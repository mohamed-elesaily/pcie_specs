==> flow/design.v <==
module FIFOV2(reset_n,data_in,wr,rd,wr_valid,pclk,STP_IN,SDP_IN,END_IN,length_in,length_out,empty,full,data_out,STP_OUT,SDP_OUT,END_OUT,rd_valid);
parameter depth=4;
input reset_n;
input wr;
input rd;
input pclk;
input[63:0] wr_valid;
input[63:0] STP_IN;
input[63:0] SDP_IN;
input[63:0] END_IN;
input[511:0] data_in;
input [79:0]length_in;
output reg full;
output reg empty;
output reg[63:0] rd_valid;
output reg[63:0] STP_OUT;
output reg[63:0] SDP_OUT;
output reg[63:0] END_OUT;
output reg[511:0] data_out;
output reg [79:0]length_out;
reg [847:0] FIFO [0:depth-1];
reg [1:0] writecounter;
reg [1:0] readcounter;
always @(posedge pclk) begin
 if (reset_n==1'b0) begin
   full<=1'b0;
  readcounter<=0;
  end
 if(wr==1'b1)begin 
  if (writecounter==readcounter)
   full<=1;
  else
   full<=0;
 end
  if (rd==1'b1) begin
    data_out<=FIFO[readcounter][511:0];
	STP_OUT<=FIFO[readcounter][575:512];
	SDP_OUT<=FIFO[readcounter][639:576];
	END_OUT<=FIFO[readcounter][703:640];
	rd_valid<=FIFO[readcounter][767:704];
	length_out<=FIFO[readcounter][847:768];
	readcounter<=readcounter+1;
	full<=0;
  end	
 else begin
  data_out<=512'b0;
  STP_OUT<=64'b0;
  SDP_OUT<=64'b0;
  END_OUT<=64'b0;
  rd_valid<=64'b0;
 end 	   
 end
 always @ (negedge pclk)begin
 if (reset_n==1'b0) begin
   writecounter<=0;
   empty<=1;
  end
  if (rd==1)begin
  if (readcounter==writecounter)
     empty<=1;
	else
	 empty<=0;
  end
 if(wr==1'b1)begin
  empty<=0;
  FIFO[writecounter][511:0]<=data_in;
  FIFO[writecounter][575:512]<=STP_IN;
  FIFO[writecounter][639:576]<=SDP_IN;
  FIFO[writecounter][703:640]<=END_IN;
  FIFO[writecounter][767:704]<=wr_valid;
  FIFO[writecounter][847:768]<=length_in;
  writecounter<=writecounter+1;
  end
 end
 endmodule
Step by step through the tools: FIFOV2
The steps from the RTL of FIFOV2 to its reports follow in flow order. Lines are those of the file above, counted from 1. Cell names lack the library's common part. Not given: -

Design top: FIFOV2. Clock input: pclk. Standard-cell library: sky130hd. Library corner: tt_025C_1v80.

After elaboration
Counts by Yosys on the flattened word-level netlist (proc, flatten, opt, wreduce; memories kept). Register bits leave out memories and registers merged into their read ports (data or address). Print and check cells are left out. Yosys's memory passes give these memory sizes; they may raise the number of words (mostly to a power of two), join words into wider ones and drop unused or constant bits.

Under muxes and demuxes stands 16. Equality and inequality tests: 4. For add/sub/neg operators the number is 2.

Operators by type and width (number): 848-bit two-way mux (6); 1-bit two-way mux (7); 2-bit two-way mux (3); 2-bit by 1-bit adder with 2-bit output (second input constant) (2); 2-bit by 1-bit inequality test with 1-bit output (second input constant) (2); 2-bit equality test (2).

Under elaborated cells stands 33. Memory bits (writable): 3392. The figure for bits of input ports is 852. The entry for output and inout bits reads 850. The entry for register bits after elaboration reads 854. For memories the number is 1.

Memories: FIFO (depth 4, width 848, read ports 1, write ports 1, RTL line 21) `reg [847:0] FIFO [0:depth-1];`.

Longest topological paths
Longest topological path by Yosys (ltp), each cell counted once; first at word level (registers and memories cut), then after technology mapping (sequential cells cut; the memories' decode and read muxes count).

For depth after elaboration the number is 3. The figure for ABC_AREA is 0. Under depth in mapped cells stands 7. Depth with buffers taken out: 3.

Synthesis result
The flow's flattened synthesis, as Yosys stat reports it; memories are mapped. The netlist is that of the ABC_AREA named above (0 if unset); the other value can give another one. The area totals of this step are shown rounded.

The entry for cell area after synthesis reads 145000 sq um. For cells in the netlist the number is 6163. Mapped flip-flops: 4246. Buffers: 275. The figure for sequential part of the area is 120000 sq um.

Cells by type: edfxtp_1 (number 3476, total area 1.04E+05 sq um); mux4_2 (number 848, total area 1.91E+04 sq um); dfxtp_1 (number 770, total area 1.54E+04 sq um); and2_1 (number 774, total area 4.84E+03 sq um); buf_2 (number 98, total area 490.47 sq um); buf_6 (number 35, total area 394.128 sq um); clkbuf_1 (number 98, total area 367.853 sq um); buf_1 (number 34, total area 127.622 sq um); buf_4 (number 10, total area 75.072 sq um); ha_1 (number 4, total area 50.048 sq um); xnor2_1 (number 2, total area 17.517 sq um); nand2b_1 (number 2, total area 12.512 sq um); nor2b_1 (number 2, total area 12.512 sq um); inv_1 (number 3, total area 11.261 sq um); xor2_1 (number 1, total area 8.758 sq um); a211oi_1 (number 1, total area 7.507 sq um); nand3b_1 (number 1, total area 7.507 sq um); a21oi_1 (number 1, total area 5.005 sq um).

Other cell types: 3; their cells: 3.

==> runs of FIFOV2 <==
Measured results for FIFOV2: 2 stored runs of the Yosys and OpenROAD flow on sky130hd. The settings differ; the order carries no meaning. The constraints put input and output delay at 20% of the set period each and load the outputs with 0.01 pF. "power": no workload was simulated; the value follows from the tool's default switching activity. Results are given in rounded form.

Files of flow run A:
==> flow/run.sh <==
#!/bin/bash
# the make line also repeats the synthesis and layout settings of config.mk as NAME=value (left out here)
make -C /OpenROAD-flow-scripts/flow DESIGN_CONFIG=/design/flow/config.mk WORK_HOME=/design/flow/orfs CLKGATE_MAP_FILE= finish
==> flow/config.mk <==
export PLATFORM = sky130hd
export DESIGN_NAME = FIFOV2
export DESIGN_NICKNAME = FIFOV2
export VERILOG_FILES = /design/flow/design.v
export SDC_FILE = /design/flow/constraint.sdc
export NUM_CORES = 4
export LEC_CHECK = 0
export CAP_MARGIN = 20
export CORE_MARGIN = 2
export CORE_UTILIZATION = 40
export SLEW_MARGIN = 20
==> flow/constraint.sdc <==
create_clock -name core_clock -period 71.8 [get_ports {pclk}]
set_input_delay 14.3600 -clock core_clock [delete_from_list [all_inputs] [get_ports {pclk}]]
set_output_delay 14.3600 -clock core_clock [all_outputs]
set_load 0.01 [all_outputs]

Results of flow run A. For the power the run shows 0.00647 W. For the chip area after synthesis (Yosys) the run shows 145,000 sq um. The final setup TNS comes to 0 ps. The die size is 368,000 sq um. The measured utilization is 54.1 %. The worst hold slack in the final report is 504 ps. The measured worst setup slack after layout is 15,700 ps. The standard-cell area of the final layout reads 196,000 sq um.

Files of flow run B:
==> flow/run.sh <==
#!/bin/bash
# the make line also repeats the synthesis and layout settings of config.mk as NAME=value (left out here)
make -C /OpenROAD-flow-scripts/flow DESIGN_CONFIG=/design/flow/config.mk WORK_HOME=/design/flow/orfs CLKGATE_MAP_FILE= finish
==> flow/config.mk <==
export PLATFORM = sky130hd
export DESIGN_NAME = FIFOV2
export DESIGN_NICKNAME = FIFOV2
export VERILOG_FILES = /design/flow/design.v
export SDC_FILE = /design/flow/constraint.sdc
export NUM_CORES = 4
export LEC_CHECK = 0
export ABC_AREA = 0
export CAP_MARGIN = 20
export CORE_MARGIN = 9
export CORE_UTILIZATION = 33
export GPL_TIMING_DRIVEN = 0
export MAX_ROUTING_LAYER = met4
export PLACE_DENSITY = 0.86
export SLEW_MARGIN = 20
export TNS_END_PERCENT = 65
==> flow/constraint.sdc <==
create_clock -name core_clock -period 104.0 [get_ports {pclk}]
set_input_delay 20.8000 -clock core_clock [delete_from_list [all_inputs] [get_ports {pclk}]]
set_output_delay 20.8000 -clock core_clock [all_outputs]
set_load 0.01 [all_outputs]

Results of flow run B. The die size is 465,000 sq um. The standard-cell area of the final layout reads 201,000 sq um. For the chip area after synthesis (Yosys) the run shows 145,000 sq um. For the power the run shows 0.00471 W. The measured worst setup slack after layout is 26,900 ps. The final setup TNS comes to 0 ps. The measured utilization is 45.8 %. The worst hold slack in the final report is 545 ps.
